==> flow/design.v <==
module dual_ram (chip_sel1,chip_sel2,data_bus1,data_bus2,addr1,addr2,wr1,wr2,rd1,rd2,clk,out1,out2);
input [7:0] addr1,addr2;   
input chip_sel1,chip_sel2,wr1,wr2,rd1,rd2,clk;  
inout [7:0] data_bus1,data_bus2;  
output reg [7:0] out1,out2;  
reg [7:0] ram1 [0:255];  
reg [7:0] ram2 [0:255];  
always @(posedge clk) begin
if (wr1&&rd1)  
	out1[7:0]=8'hxx;
else if (chip_sel1&&rd1&&(addr1!=((8'hxx)||(8'hzz))))  
	out1[7:0]=ram1[addr1];
else if (chip_sel1&&wr1)  
	ram1[addr1]=data_bus1[7:0];
else 
	out1=8'hxx;  
end
assign data_bus1[7:0]= (chip_sel1&&rd1&& !wr1)?out1[7:0]:8'hzz ;  
always @(posedge clk) begin
if (wr2&&rd2)  
	out2[7:0]=8'hxx;
else if (chip_sel2&&rd2&&(addr2!=((8'hxx)||(8'hzz))))  
	out2[7:0]=ram2[addr2];
else if (chip_sel2&&wr2)  
	ram2[addr2]=data_bus2[7:0];
else 
	out2=8'hxx;  
end
assign data_bus2[7:0]= (chip_sel2&&rd1&& !wr2)?out2[7:0]:8'hzz ;  
endmodule
# --- Reports on dual_ram ---
# What the tools print for dual_ram, step after step.
# Lines are those of the file above, counted from 1.
# Operators: Yosys type, input widths -> output width; for muxes data width and select width s.
# Library cell names are shortened.
inputs:
  top: "dual_ram"
  clk_port: "clk"
  lib: "sky130hd"
  lib_corner: "tt_025C_1v80"

# --- Word-level counts ---
# Source: Yosys, flattened and elaborated, memories not mapped. Widths are those after wreduce. Registers that Yosys merges into a memory's read port (data or address) are not register bits. Print and check cells do not count. Equal cells are merged and count once.
# Memory sizes are those after Yosys's memory passes, which may raise the word count (mostly to a power of two), join words into wider ones and drop unused or constant bits.
op_classes:
  div_mod_pow: 0
  eq_ne: 4
  n_reduce_logical: 13
  mux: 20
  n_shift: 0
  add_sub_neg: 0
  cmp: 0
  n_mul: 0
  logic: 0
op_table:
  columns: ["cell", "count"]
  rows:
  - ["$mux 8", 14]
  - ["$ne 8x1->1 const B", 2]
  - ["$logic_and 1x1->1", 11]
  - ["$ne 3x3->1 const B", 2]
  - ["$mux 1", 6]
  - ["$logic_not 1->1", 2]
bits:
  ramBits: 4096
  out_inout_bits: 32
  register_bits: 0
  memories: 2
  romBits: 0
  latchBits: 0
  in_bits: 23
  clocked_rd_ports_x_width: 16
  elab_cells: 39
memory_table:
  columns: ["memory", "words", "word_bits", "read_ports", "wr", "line", "rtl"]
  rows:
  - ["ram1", 256, 8, 1, 1, 6, "reg [7:0] ram1 [0:255];"]
  - ["ram2", 256, 8, 1, 1, 7, "reg [7:0] ram2 [0:255];"]

# --- Depth ---
# Depth = most cells in a row (Yosys ltp): at word level without a register or memory, in the mapped netlist without a sequential cell, where the memories' decode and read muxes count.
logic_depth:
  word_depth: 6
  ABC_AREA: 0
  ltp_mapped: 9
  depth_no_buf: 5

# --- Synthesis result ---
# The flow's flattened synthesis, as Yosys stat reports it; memories are mapped. The netlist is that of the ABC_AREA named above (0 if unset); the other value can give another one.
# The area totals of this step are shown rounded.
types:
  columns: ["type", "count"]
  rows:
  - ["edfxtp_1", 4112]
  - ["mux4_2", 1024]
  - ["a22oi_1", 512]
  - ["nor2_1", 518]
  - ["a21oi_1", 256]
  - ["clkbuf_1", 312]
  - ["o41ai_1", 64]
  - ["buf_2", 84]
  - ["buf_6", 26]
  - ["nand2_1", 58]
  - ["buf_4", 26]
  - ["nand4_1", 16]
  - ["nor2b_1", 12]
  - ["buf_1", 18]
  - ["nand3_1", 8]
  - ["nor3b_1", 4]
  - ["and2_1", 4]
  - ["nand2b_1", 4]
# Other cell types: 5; their cells: 10.
synth_totals:
  mapped_area_um2: 160000
  flip_flops: 4112
  cells: 7068

# --- Timing after synthesis ---
# Path of least setup slack by OpenSTA after synthesis, without wires, with an ideal clock, recovery checks aside; 20% of the period is set as input and as output delay. Where synthesis merged equal registers, the netlist keeps one of their names.
synth_path:
  path_kind: "reg-to-output"
  start: "reg (no name shown)"
  end: "out out1[0]"
  t_first_pin_ps: 0
  stages: 2
  arrival_ps: 3763
  delay_ps: 3763
  slack_ps: 3157
  clock_period_ps: 8650
  out_delay_ps: 1730
  period_less_setup_slack_ps: 5493
# "delay_ps" is the arrival time less input delay plus setup time.
# At an output port there is no setup time.
# "stages": output pins that drive a net of the path, with the launching flip-flop's if there is one; two outputs of one cell count as two.
# "period_less_setup_slack_ps" is the clock period less the worst setup slack; recovery checks do not enter. This is arithmetic on one report: input and output delays are still those of the set period (20% each).
synth_between:
  path_cell_list: "edfxtp_1 buf_4"
synth_lines:
  columns: ["item", "line", "rtl"]
  rows:
  - ["end: declaration", 5, "output reg [7:0] out1,out2;"]
# No chain of elaborated cells between the ends is given.

# --- Path in the finished layout ---
# Path of least setup slack in the final report of flow run 1 (OpenROAD, finished layout, wires in). Where an end is a register, its clock arrival counts in the times.
# The path's times are printed in steps of 10 ps; the period is the one set.
layout_path:
  path_kind: "input-to-reg"
  start: "in addr1[0]"
  end: "reg (no name shown)"
  in_delay_ps: 1070
  t_first_pin_ps: 1070
  slack_ps: 1330
  arrival_ps: 4740
  setup_time_ps: 290
  stages: 7
  clock_period_ps: 5350
layout_between:
  path_cell_list: "buf_8 buf_12 mux4_2 a22oi_1 a21oi_1 o41ai_4 nand4_1"
layout_lines:
  columns: ["item", "line", "rtl"]
  rows:
  - ["start: declaration", 2, "input [7:0] addr1,addr2;"]
# No chain of elaborated cells between the ends is given.

# 2 stored runs of dual_ram in the flow (synthesis by Yosys, layout by OpenROAD, sky130hd cells), in arbitrary order. Constraints: input delay and output delay 20% of the set period each, output load 0.01 pF.
# "achieved_clock_period_ps" means the clock period less the worst setup slack. The figure is calculated, with input and output delays left at 20% of the set period.
# "critical_path_time_ps" means the part of the period allowed to the worst setup path (the constraints hold back 20% at inputs and 20% at outputs) less its slack; where the path has registers, the arrival times of their clocks count too.
# "power.total_uw" rests on the timing tool's default activity at the inputs, not on a simulated workload.
# "critical_path_time_ps" is given in steps of 10 ps.
# Values from the reports are rounded here.
runs:
  - name: "flow run 1"
    settings:
      period_ns: 5.35
      CORE_UTILIZATION: 25
      SETUP_SLACK_MARGIN: 0.14
      PLACE_DENSITY_LB_ADDON: 0.02
      CORE_ASPECT_RATIO: 0.54
      CORE_MARGIN: 5
      CELL_PAD_IN_SITES_GLOBAL_PLACEMENT: 3
      CELL_PAD_IN_SITES_DETAIL_PLACEMENT: 1
      ABC_AREA: 0
      GPL_ROUTABILITY_DRIVEN: 1
      CAP_MARGIN: 5
      MAX_ROUTING_LAYER: "met5"
      SLEW_MARGIN: 20
    results:
      synth_chip_area_um2: 160000
      dieArea_um2: 640000
      final_cell_area_um2: 190000
      layout_utilization_pct: 30
      setup_ws_ps: 1300
      tns_ps: 0
      hold_worst_slack_ps: 140
      power.total_uw: 72000
      achieved_clock_period_ps: 4024
      critical_path_time_ps: 2950
      worst_setup_path_type: "input-to-reg"
  - name: "flow run 2"
    settings:
      period_ns: 4.12
      CORE_UTILIZATION: 42
      SETUP_SLACK_MARGIN: 0.09
      PLACE_DENSITY: 0.85
      HOLD_SLACK_MARGIN: -0.05
      CELL_PAD_IN_SITES_GLOBAL_PLACEMENT: 0
      TNS_END_PERCENT: 45
      CTS_CLUSTER_SIZE: 91
      CAP_MARGIN: 20
      CORE_MARGIN: 2
      SLEW_MARGIN: 20
    results:
      synth_chip_area_um2: 160000
      dieArea_um2: 380000
      final_cell_area_um2: 180000
      layout_utilization_pct: 49
      setup_ws_ps: 430
      tns_ps: 0
      hold_worst_slack_ps: -45
      power.total_uw: 87000
      achieved_clock_period_ps: 3690
      critical_path_time_ps: 2870
      worst_setup_path_type: "input-to-reg"
